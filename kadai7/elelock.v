==> flow/design.v <==
module elelock( ck, reset, tenkey, close, lock);
input ck, reset, close;
input [9:0] tenkey;
output lock;
reg lock, ke1, ke2;
reg [3:0] key[0:3];
wire match, key_enbl;
parameter SECRET_3 = 4'h1, SECRET_2 = 4'h7, SECRET_1 = 4'h9, SECRET_0 = 4'h9;
always @( posedge ck or posedge reset ) begin
   if ( reset==1'b1 ) begin
      key[3] <= 4'b1111;
      key[2] <= 4'b1111;
      key[1] <= 4'b1111;
      key[0] <= 4'b1111;
   end
   else if ( close==1'b1 ) begin
      key[3] <= 4'b1111;
      key[2] <= 4'b1111;
      key[1] <= 4'b1111;
      key[0] <= 4'b1111;
   end
   else if ( key_enbl==1'b1 ) begin
      key[3] <= key[2];
      key[2] <= key[1];
      key[1] <= key[0];
      key[0] <= keyenc( tenkey ); 
   end
end
always @( posedge ck or posedge reset ) begin
   if ( reset==1'b1 ) begin
      ke2 <= 1'b0;
      ke1 <= 1'b0;
   end
   else begin
      ke2 <= ke1;
      ke1 <= | tenkey;
   end
end  
always @( posedge ck or posedge reset ) begin
   if ( reset==1'b1 )
      lock <= 1'b0;
   else if ( close==1'b1 ) 
      lock <= 1'b1;
   else if ( match==1'b1 )
      lock <= 1'b0;
end
function [3:0] keyenc;
input [9:0] sw;
   case ( sw )
      10'b00000_00001: keyenc = 4'h0;
      10'b00000_00010: keyenc = 4'h1;
      10'b00000_00100: keyenc = 4'h2;
      10'b00000_01000: keyenc = 4'h3;
      10'b00000_10000: keyenc = 4'h4;
      10'b00001_00000: keyenc = 4'h5;
      10'b00010_00000: keyenc = 4'h6;
      10'b00100_00000: keyenc = 4'h7;
      10'b01000_00000: keyenc = 4'h8;
      10'b10000_00000: keyenc = 4'h9;
   endcase
endfunction
assign match = (key[0]==SECRET_0) && (key[1]==SECRET_1)
            && (key[2]==SECRET_2) && (key[3]==SECRET_3);
assign key_enbl = ~ke2 & ke1;
endmodule
# == From RTL to reports: elelock ==
# What the tools print for elelock, step after step.
# Lines are those of the file above, counted from 1.
# Library cell names are shortened.
# The mark - stands for no value.
# setup
design,elelock
clock,ck
library,sky130hd
corner,tt_025C_1v80

# == Word level ==
# Counts by Yosys on the flattened word-level netlist (proc, flatten, opt, wreduce). Print and check cells are left out. Cells with the same type and inputs are merged into one.
# bits
word_cells,40
output_inout_bits,1
input_bits,13
register_bits,19
# op_classes
muxes,11
equal,14
logic,2
reduce_and_logical,6
# ops
operator,count
4-bit case mux with 10-bit select,1
4-bit 2-to-1 mux,8
10-bit by 1-bit == test with 1-bit output (second input constant),1
10-bit == test (second input constant),1
10-bit by 2-bit == test with 1-bit output (second input constant),1
10-bit by 3-bit == test with 1-bit output (second input constant),1
10-bit by 4-bit == test with 1-bit output (second input constant),1
10-bit by 5-bit == test with 1-bit output (second input constant),1
10-bit by 6-bit == test with 1-bit output (second input constant),1
10-bit by 7-bit == test with 1-bit output (second input constant),1
10-bit by 8-bit == test with 1-bit output (second input constant),1
10-bit by 9-bit == test with 1-bit output (second input constant),1
10-bit OR reduction,1
4-bit == test (second input constant),2
2-bit nonzero test,2
4-bit by 1-bit == test with 1-bit output (second input constant),1
4-bit by 3-bit == test with 1-bit output (second input constant),1
1-bit logical AND,3
1-bit 2-to-1 mux,2
1-bit bitwise AND,1
1-bit NOT,1

# == Depth ==
# Yosys ltp: most cells in a row. Word level: on the elaborated netlist, between registers, memories and ports. Mapped: between sequential cells and ports; inverters and the memories' decode and read muxes count.
# depth
depth_word,6
abc_area,0
mapped_depth,5
mapped_depth_nobuf,4

# == Mapped cells and area ==
# Yosys stat after the flow's synthesis: flattened, memories mapped to cells. It holds for the ABC_AREA given above (unset counts as 0); a run with the other value may have another netlist.
# mapped
synth_area_mm2,0.0009897
flip_flops,19
mapped_cells,105
buffers,5
seq_area_mm2,0.0004955
# types
cell,count,area_total_um2
dfstp_2,16,420.403
nand2_1,28,105.101
nand3b_1,14,105.101
dfrtp_1,3,75.072
nor2_1,5,18.768
nor2b_1,3,18.768
nor4b_1,2,17.517
xor2_1,2,17.517
a21o_1,2,15.014
a21oi_1,3,15.014
clkbuf_1,4,15.014
nor3_1,3,15.014
o21ai_0,3,15.014
a211oi_2,1,12.512
a311o_2,1,11.261
or3_4,1,11.261
and4b_1,1,10.01
nor4bb_1,1,10.01
# Not listed: further types 11, cells in them 12.

# == Path before layout ==
# Source: OpenSTA report_checks on the synthesized netlist (no wires, ideal clock, input and output delay 20% of the period each), path of least setup slack; recovery checks are left aside. Register names are those of the netlist, which keeps one name where synthesis merged equal registers.
# synth_path
path_type,register -> register
start,register ke2
end,register key[0][0]
setup_time_ps,84
n_path_buf,1
required_ps,1246
stages,5
t_arrival_ps,1085
path_slack_ps,161
tclk_ps,1330
path_delay_ps,1169
launch_ps,0
synth_period_reached_ps,1169
# "path_delay_ps" = arrival - input delay + setup time.
# "stages" counts driving pins, that of a launching flip-flop among them; a cell with two outputs on the path counts twice.
# "synth_period_reached_ps" = period - worst setup slack (recovery checks aside). The figure is calculated, with input and output delays left at 20% of the set period.
# The rows between start and end are the longest chain of elaborated cells between them; the timing report does not say that the signal goes this way. Where chains are equally long, one stands for them.
# A line is the first line of the expression or statement that the cell stems from. Yosys adds cells for indexed reads and writes and turns some case tables into memories.
# At most two assigning lines are given for a register; there are more.
# synth_via
cell_sequence,dfrtp_1 -> nand2b_1 -> buf_2 -> a21o_1 -> a311o_2
elab_chain_cells,4
cells_between,5
lines_between,3
cone_classes,mux (2); logic (2); reduce/logical (1)
# synth_lines
item,line_no,rtl
start: declaration,5,"reg lock, ke1, ke2;"
start: assignment,31,ke2 <= 1'b0;
start: assignment,35,ke2 <= ke1;
1-bit NOT,64,assign key_enbl = ~ke2 & ke1;
1-bit bitwise AND,64,
4-bit 2-to-1 mux,22,else if ( key_enbl==1'b1 ) begin
4-bit 2-to-1 mux,16,else if ( close==1'b1 ) begin
end: assignment,14,key[0] <= 4'b1111;
end: assignment,26,key[0] <= keyenc( tenkey );
end: declaration,6,reg [3:0] key[0:3];

# == Timing after layout ==
# Path of least setup slack in the final report of run 1 (OpenROAD, finished layout, wires in). Where an end is a register, its clock arrival counts in the times.
# The path's times are printed in steps of 10 ps; the period is the one set.
# layout_path
path_type,input -> register
start,input tenkey[7]
end,register key[0][0]
launch_ps,430
required_ps,2380
stages,5
tclk_ps,2140
n_path_buf,1
t_arrival_ps,1850
input_delay_ps,430
setup_time_ps,50
path_slack_ps,530
# The rows between start and end are the longest chain of elaborated cells between them; the timing report does not say that the signal goes this way. Where chains are equally long, one stands for them.
# At most two assigning lines are given for a register; there are more.
# layout_via
cell_sequence,clkdlybuf4s50_1 -> xor2_1 -> o211ai_1 -> a2111oi_0 -> a311o_2
elab_chain_cells,4
cells_between,13
lines_between,3
cone_classes,eq/ne (10); mux (3)
# layout_lines
item,line_no,rtl
start: declaration,3,input [9:0] tenkey;
10-bit == test,49,case ( sw )
4-bit case mux with 10-bit select,49,
4-bit 2-to-1 mux,22,else if ( key_enbl==1'b1 ) begin
4-bit 2-to-1 mux,16,else if ( close==1'b1 ) begin
end: assignment,14,key[0] <= 4'b1111;
end: assignment,26,key[0] <= keyenc( tenkey );
end: declaration,6,reg [3:0] key[0:3];

# Settings and measured results of 2 stored flow runs for module elelock (sky130hd), not sorted in any way. The constraints put input and output delay at 20% of the set period each and load the outputs with 0.01 pF.
# "timing.achieved_period_ps" = clock period - worst setup slack. The figure is calculated, with input and output delays left at 20% of the set period.
# "worst_path_time_ps" means the part of the period allowed to the worst setup path (the constraints hold back 20% at inputs and 20% at outputs) less its slack; where the path has registers, the arrival times of their clocks count too.
# "power_total_w" is the tool's figure for a default switching activity; nothing was simulated.
# "worst_path_time_ps" is known to 10 ps.
# Settings: . = not set for that run.
run name,period_ns,CAP_MARGIN,CORE_MARGIN,CORE_UTILIZATION,SLEW_MARGIN,SETUP_SLACK_MARGIN,PLACE_DENSITY_LB_ADDON,ABC_AREA,GPL_TIMING_DRIVEN,power_total_w,utilization_pct,stdcell_area_mm2,worst_path_time_ps,timing.worst_path_kind,total_die_area_mm2,timing.achieved_period_ps,tns_ps,synthArea_mm2,fin_ws_ps
run 1,2.14,20,2,40,20,.,.,.,.,0.0005996,49.5,0.0011936,1190,input -> register,0.002888,1614,0,0.0009897,526
run 2,0.81,10,2,26,20,0.05,0.04,0,1,0.001853,43.9,0.0016065,1200,register -> register,0.0043158,1203,-4305,0.0009897,-393
